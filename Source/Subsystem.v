==> flow/design.v <==
`timescale 1 ns / 1 ps
module Subsystem
          (clk,
           reset,
           clk_enable,
           In1,
           Out1
         );
  input   clk;
  input   reset;
  input   clk_enable;
  input   signed [16:0] In1;   
  output reg signed [16:0] Out1;   
reg   signed [16:0] In11; 
  wire enb;
  wire signed [8:0] Constant1_out1=9'b011010001 ;
  wire signed [11:0] Constant2_out1=12'sb100010010101;
  wire signed [11:0] Constant3_out1= 11'b010110101001;
  wire signed [14:0] Constant4_out1=  15'sb101011110001011;
  wire signed [17:0] Constant5_out1= 17'b011001100100100101;
  wire signed [19:0] Constant6_out1=20'sb10011001101101101011;
  wire signed [16:0] Constant7_out1=16'b01010000111010101;
  wire signed [11:0] Constant8_out1=12'sb101001010111;
  wire signed [11:0] Constant9_out1 = 11'b11101101011;
  wire signed [8:0] Constant10_out1=9'sb100101111;
  reg signed [16:0] In1_1;   
  reg signed [24:0] Product1_out1_1;   
  wire signed [28:0] Product2_out1_1;   
  wire signed [27:0] Product3_out1_1;   
  wire signed [31:0] Product4_out1_1;   
  wire signed [33:0] Product5_out1_1;   
  wire signed [36:0] Product6_out1_1;   
  wire signed [32:0] Product7_out1_1;   
  wire signed [28:0] Product8_out1_1;   
  wire signed [27:0] Product9_out1_1;   
  wire signed [25:0] Product10_out1_1;   
  reg signed [11:0] Product1_out1_2;   
  reg signed [13:0] Product2_out1_2;   
  reg signed [16:0] Product3_out1_2;   
  reg signed [18:0] Product4_out1_2;   
  reg signed [21:0] Product5_out1_2;   
  reg signed [21:0] Product6_out1_2;   
  reg signed [17:0] Product7_out1_2;   
  reg signed [16:0] Product8_out1_2;   
  reg signed [12:0] Product9_out1_2;   
  reg signed [12:0] Product10_out1_2;   
   reg signed [11:0] Product1_out1_22;   
  reg signed [13:0] Product2_out1_22;   
  reg signed [16:0] Product3_out1_22;   
  reg signed [18:0] Product4_out1_22;   
  reg signed [21:0] Product5_out1_22;   
  reg signed [21:0] Product6_out1_22;   
  reg signed [17:0] Product7_out1_22;   
  reg signed [16:0] Product8_out1_22;   
  reg signed [12:0] Product9_out1_22;   
  reg signed [12:0] Product10_out1_22;   
  wire signed [17:0] Sum3_add_cast;   
  wire signed [22:0] Sum5_add_cast;   
  wire signed [23:0] Sum7_add_cast_1;   
  wire signed [23:0] Sum9_add_cast_1;   
  reg signed [14:0] Sum2_out1;   
  reg signed [16:0] Sum3_out1;   
  reg signed [17:0] Sum4_out1;   
  reg signed [21:0] Sum5_out1;   
  reg signed [22:0] Sum6_out1;   
  reg signed [22:0] Sum7_out1;   
  reg signed [22:0] Sum8_out1;   
  reg signed [22:0] Sum9_out1;   
  reg signed [23:0] Sum10_out1; 
  reg signed [16:0] Sum10_out2; 
  reg signed [16:0] Sum10_out3; 
  wire signed [19:0] Sum4_add_temp;   
  assign enb = 1;
  assign Product2_out1_1 = Constant2_out1 * In11; 
  assign Product3_out1_1 = Constant3_out1 * In11; 
  assign Product4_out1_1 = Constant4_out1 * In11; 
  assign Product5_out1_1 = Constant5_out1 * In11; 
  assign Product6_out1_1 = Constant6_out1 * In11; 
  assign Product7_out1_1 = Constant7_out1 *In11; 
  assign Product8_out1_1 = Constant8_out1 * In11; 
  assign Product9_out1_1 = Constant9_out1 * In11; 
  assign Product10_out1_1 = Constant10_out1 * In11; 
  assign Sum3_add_cast = {{2{Sum2_out1[14]}}, {Sum2_out1, 1'b0}};
  assign Sum4_add_temp = Sum3_out1 + Product4_out1_2;
  assign Sum5_add_cast = {{4{Sum4_out1[17]}}, {Sum4_out1, 1'b0}};
  assign Sum7_add_cast_1 = {{5{Product7_out1_2[17]}}, {Product7_out1_2, 1'b0}};
  assign Sum9_add_cast_1 = {{9{Product9_out1_2[12]}}, {Product9_out1_2, 2'b00}};
always @(posedge clk)
begin
if (reset == 1'b1) begin
      In11<=0;
        Product1_out1_2 <= 0;
        Sum2_out1 <= 0;
        Sum3_out1 <= 0;
        Sum4_out1 <= 0;
        Sum5_out1 <= 0;
        Sum6_out1 <= 0;
        Sum7_out1 <= 0;
        Sum8_out1 <= 0;
        Sum9_out1 <= 0;
        Out1  <= 0;
end
else
  begin
        In11<=In1;
        Product1_out1_2 <= Product1_out1_1[24:13]+ $signed({1'b0, Product1_out1_1[24] & (|Product1_out1_1[12:0])});
        Sum2_out1 <= Product1_out1_2 + Product2_out1_2;
        Sum3_out1 <= Sum3_add_cast+ Product3_out1_2;
        Sum4_out1 <= Sum4_add_temp[18:1] + $signed({1'b0, Sum4_add_temp[19] & Sum4_add_temp[0]});
        Sum5_out1 <= Sum5_add_cast + Product5_out1_2;
        Sum6_out1 <= Sum5_out1 + Product6_out1_2; 
        Sum7_out1 <= Sum6_out1 + Sum7_add_cast_1;
        Sum8_out1 <= Sum7_out1 + Product8_out1_2;
        Sum9_out1 <=  Sum8_out1 + Sum9_add_cast_1;
        Sum10_out1 = Sum9_out1 + Product10_out1_2;
        Sum10_out2=(Sum10_out1[22:6] + $signed({1'b0, Sum10_out1[23] & (|Sum10_out1[5:0])}));
        Sum10_out3<=Sum10_out2;
        Out1  <= -Sum10_out3;
  end
end
always @(posedge clk)
    begin 
    if (reset == 1'b1) begin
   Product1_out1_1 <=0; 
   Product2_out1_2 <=0;
   Product3_out1_2 <= 0;
   Product4_out1_2 <= 0;
   Product5_out1_2 <= 0;
   Product6_out1_2 <= 0;
   Product7_out1_2 <= 0;
   Product8_out1_2 <= 0;
   Product9_out1_2 <= 0;
  Product10_out1_2 <=0;
    end
     else begin
        if (enb) begin
   Product1_out1_1 <= Constant1_out1 * In11; 
   Product2_out1_2 <= Product2_out1_1[27:14] + $signed({1'b0, Product2_out1_1[28] & (|Product2_out1_1[13:0])});
   Product3_out1_2 <= Product3_out1_1[27:11] + $signed({1'b0, Product3_out1_1[27] & (|Product3_out1_1[10:0])});
   Product4_out1_2 <= Product4_out1_1[30:12]+ $signed({1'b0, Product4_out1_1[31] & (|Product4_out1_1[11:0])});
   Product5_out1_2 <= Product5_out1_1[33:12] + $signed({1'b0, Product5_out1_1[33] & (|Product5_out1_1[11:0])});
   Product6_out1_2 <= Product6_out1_1[35:14] + $signed({1'b0, Product6_out1_1[36] & (|Product6_out1_1[13:0])});
   Product7_out1_2 <= Product7_out1_1[32:15] + $signed({1'b0, Product7_out1_1[32] & (|Product7_out1_1[14:0])});
   Product8_out1_2 <= Product8_out1_1[27:11] + $signed({1'b0, Product8_out1_1[28] & (|Product8_out1_1[10:0])});
   Product9_out1_2 <= Product9_out1_1[27:15] + $signed({1'b0, Product9_out1_1[27] & (|Product9_out1_1[14:0])});
  Product10_out1_2 <= Product10_out1_1[24:12] + $signed({1'b0, Product10_out1_1[25] & (|Product10_out1_1[11:0])});
        end
      end
    end
endmodule  
### From RTL to reports: Subsystem

The steps from the RTL of Subsystem to its reports follow in flow order.
Line numbers count from 1 in the design file above.
Cell names lack the library's common part.
Not given: --

| design | value |
|---|---|
| top module | Subsystem |
| clock port | clk |
| standard-cell library | sky130hd |
| corner | tt_025C_1v80 |

### Elaborated design

Yosys after proc, flatten, opt, wreduce and memory -nomap, before mapping. Enables and synchronous resets that opt folds into registers are not counted as muxes. Memory bits, and registers merged into a memory's read port (data or address), are not among the register bits. Print and check cells are not counted. Equal cells are merged and count once.

| bit counts | value |
|---|---|
| bits in writable memories | 0 |
| memory cells | 0 |
| bits in read-only memories | 0 |
| clocked read ports x word width | 0 |
| flip-flop bits (word level) | 407 |
| elaborated cells | 77 |
| latch bits | 0 |

| cells by class | value |
|---|---|
| shift-type cells | 0 |
| multiplexer cells | 0 |
| equal/unequal tests | 0 |
| $lt $le $gt $ge | 0 |
| divide/modulo/power cells | 0 |
| multipliers | 10 |
| bitwise logic cells | 12 |
| reduce/logical cells | 11 |
| add/sub/neg operators | 22 |

Operators by type and width:

| cell | count |
|---|---|
| multiplier 12 x 17 -> 29 bit with constant A | 2 |
| multiplier 12 x 17 -> 28 bit with constant A | 2 |
| multiplier 20 x 17 -> 37 bit with constant A | 1 |
| multiplier 18 x 17 -> 34 bit with constant A | 1 |
| multiplier 17 x 17 -> 33 bit with constant A | 1 |
| multiplier 15 x 17 -> 32 bit with constant A | 1 |
| multiplier 9 x 17 -> 26 bit with constant A | 1 |
| multiplier 9 x 17 -> 25 bit with constant A | 1 |
| adder 17 x 1 -> 17 bit | 3 |
| adder 22 x 1 -> 22 bit | 2 |
| OR reduction 12 bit | 3 |
| adder 18 x 1 -> 18 bit | 2 |
| OR reduction 15 bit | 2 |
| OR reduction 14 bit | 2 |
| adder 13 x 1 -> 13 bit | 2 |
| adder 23 x 13 -> 24 bit | 1 |
| adder 22 x 22 -> 23 bit | 1 |
| adder 23 x 15 -> 23 bit | 1 |
| adder 23 x 17 -> 23 bit | 1 |
| adder 23 x 19 -> 23 bit | 1 |
| OR reduction 11 bit | 2 |
| adder 19 x 22 -> 22 bit | 1 |
| adder 17 x 19 -> 20 bit | 1 |
| adder 19 x 1 -> 19 bit | 1 |
| adder 16 x 17 -> 17 bit | 1 |
| negation 17 bit | 1 |
| adder 12 x 14 -> 15 bit | 1 |
| adder 14 x 1 -> 14 bit | 1 |

Not listed: further kinds 4, cells in them 15.

### Logic depth

Depth = most cells in a row (Yosys ltp): at word level without a register or memory, in the mapped netlist without a sequential cell, where the memories' decode and read muxes count.

| depth | value |
|---|---|
| depth after elaboration | 4 |
| ABC_AREA | 0 |
| depth in mapped cells | 32 |
| mapped depth without buffers | 31 |

### Mapped cells and area

Yosys stat after the flow's synthesis: flattened, memories mapped to cells. It holds for the ABC_AREA given above (unset counts as 0); a run with the other value may have another netlist.

| mapped netlist | value |
|---|---|
| flip-flops | 407 |
| mapped area | 0.062804 mm² |
| cell count | 6850 |
| buffers | 106 |

Cells by type:

| cell | count | total area (µm²) |
|---|---|---|
| fa_1 | 788 | 1.58E+04 |
| ha_1 | 1046 | 1.31E+04 |
| dfxtp_1 | 390 | 7.81E+03 |
| inv_1 | 1174 | 4.41E+03 |
| xnor2_1 | 282 | 2.47E+03 |
| nor2_1 | 498 | 1.87E+03 |
| xor2_1 | 213 | 1.87E+03 |
| a21oi_1 | 321 | 1.61E+03 |
| o21ai_0 | 208 | 1.04E+03 |
| a21o_1 | 129 | 968.429 |
| nand2_1 | 236 | 885.85 |
| nor3_1 | 154 | 770.739 |
| nor2b_1 | 115 | 719.44 |
| nand3_1 | 140 | 700.672 |
| o21a_1 | 78 | 585.562 |
| edfxtp_1 | 17 | 510.49 |
| and3_1 | 72 | 450.432 |
| a211oi_1 | 54 | 405.389 |

Not listed: further types 88, cells in them 935.

### Worst setup path after synthesis

Source: OpenSTA report_checks on the synthesized netlist (no wires, ideal clock, input and output delay 20% of the period each), path of least setup slack; recovery checks are left aside. Register names are those of the netlist, which keeps one name where synthesis merged equal registers.

| path after synthesis | value |
|---|---|
| path kind | register to register |
| from | register In11[16] |
| to | register (name not given) |
| required time | 13337 ps |
| path slack | 4165 ps |
| path buffers | 0 |
| driving pins on the path | 28 |
| arrival time | 9171 ps |
| period | 13400 ps |
| delay of the path | 9234 ps |
| setup time | 63 ps |
| synthesis period reached | 9235 ps |

"delay of the path" = arrival - input delay + setup time.
"driving pins on the path" counts driving pins, that of a launching flip-flop among them; a cell with two outputs on the path counts twice.
"synthesis period reached" = period - worst setup slack (recovery checks aside). The figure is calculated, with input and output delays left at 20% of the set period.
Between the ends stands the longest chain of elaborated cells between them, by number of cells; it is not shown to be the way that was timed. Of several equally long chains one is given.
Each line given opens the expression or statement behind the cell; cells for indexed reads and writes are added by Yosys, which also makes memories of some case tables.

| between the ends, after synthesis | value |
|---|---|
| cell sequence | dfxtp_1 ha_1 inv_1 ha_1 fa_1 fa_1 inv_1 fa_1 fa_1 inv_1 ha_1 a21o_1 a311oi_2 or2b_1 a41oi_1 o311a_1 o31a_1 o21a_1 o211ai_1 a21oi_1 and3b_1 ha_1 ha_1 nand4_1 nor4_1 o21ai_0 or4_1 nand2_1 |
| cells in the longest elaborated chain | 3 |

RTL lines, path after synthesis:

| element | line | RTL |
|---|---|---|
| start: declaration | 14 | `reg   signed [16:0] In11;` |
| start: assignment | 91 | `In11<=0;` |
| start: assignment | 105 | `In11<=In1;` |
| multiplier 15 x 17 -> 32 bit | 76 |  |
| bitwise AND 1 bit | 140 |  |
| adder 19 x 1 -> 19 bit | 140 |  |
| end: assignment | 127 |  |
| end: assignment | 140 |  |
| end: declaration | 40 |  |

### Worst path after layout

From the final timing report of record 1: the path of least setup slack in the routed layout; clock arrival at registers is part of the times.
The path's times are printed in steps of 10 ps; the period is the one set.

| path post-layout | value |
|---|---|
| path kind | register to register |
| from | register In11[6] |
| to | register (name not given) |
| required time | 14300 ps |
| path slack | 3240 ps |
| path buffers | 3 |
| arrival time | 11060 ps |
| period | 13800 ps |
| setup time | 130 ps |
| driving pins on the path | 33 |

Between the ends stands the longest chain of elaborated cells between them, by number of cells; it is not shown to be the way that was timed. Of several equally long chains one is given.

| between the ends, post-layout | value |
|---|---|
| cell sequence | dfxtp_2 buf_12 inv_1 ha_1 inv_1 buf_16 fa_1 fa_1 fa_1 inv_1 fa_1 inv_1 fa_1 ha_1 clkbuf_1 and3_1 nand2_1 o221ai_1 a21o_1 a32oi_2 o21ba_2 o21bai_1 a21oi_1 xnor2_1 nor2_1 ha_1 ha_1 o2111ai_1 nor4_1 nand3_2 nor3_1 xor2_1 nor2_1 |
| cells in the longest elaborated chain | 4 |

RTL lines, path post-layout:

| element | line | RTL |
|---|---|---|
| start: declaration | 14 | `reg   signed [16:0] In11;` |
| start: assignment | 91 | `In11<=0;` |
| start: assignment | 105 | `In11<=In1;` |
| multiplier 20 x 17 -> 37 bit | 78 |  |
| OR reduction 14 bit | 142 |  |
| bitwise AND 1 bit | 142 |  |
| adder 22 x 1 -> 22 bit | 142 |  |
| end: assignment | 129 |  |
| end: assignment | 142 |  |
| end: declaration | 42 |  |

Module Subsystem, platform sky130hd: 2 stored runs of the flow (Yosys, OpenROAD) with differing settings, in no particular order. Input and output delays are each 20% of the period that was set; the output load is 0.01 pF.
"clock period reached": clock period set for the run, less the worst setup slack. It is reckoned from that one timing run; input and output delays stay at 20% of the period that was set.
"worst setup path time" means the part of the period allowed to the worst setup path (the constraints hold back 20% at inputs and 20% at outputs) less its slack; where the path has registers, the arrival times of their clocks count too.
"worst setup path time" is given in steps of 10 ps.
A setting shown as - is not set for that run.

| stored run | period_ns | CORE_UTILIZATION | SETUP_SLACK_MARGIN | CORE_ASPECT_RATIO | CORE_MARGIN | CELL_PAD_IN_SITES_GLOBAL_PLACEMENT | GPL_TIMING_DRIVEN | CTS_CLUSTER_SIZE | SLEW_MARGIN | MIN_ROUTING_LAYER | MAX_ROUTING_LAYER | CAP_MARGIN | die size (mm²) | summed negative setup slack (ps) | utilization after layout (%) | cell area after synthesis (mm²) | standard-cell area after routing (mm²) | worst-case hold slack (ps) | worst setup slack after layout (ps) | clock period reached (ps) | worst setup path time (ps) | worst setup path type |
|---|---|---|---|---|---|---|---|---|---|---|---|---|---|---|---|---|---|---|---|---|---|---|
| record 1 | 13.8 | 46 | 3.12 | 1.09 | 9 | 0 | 0 | 36 | 10 | met2 | met5 | 20 | 0.150168 | 0 | 50.4 | 0.062804 | 0.0682467 | 367 | 3244 | 10556 | 10560 | register to register |
| record 2 | 16.4 | 40 | - | - | 2 | - | - | - | 20 | - | - | 20 | 0.160196 | 0 | 43.3 | 0.062804 | 0.0676361 | 435 | 5745 | 10655 | 10650 | register to register |
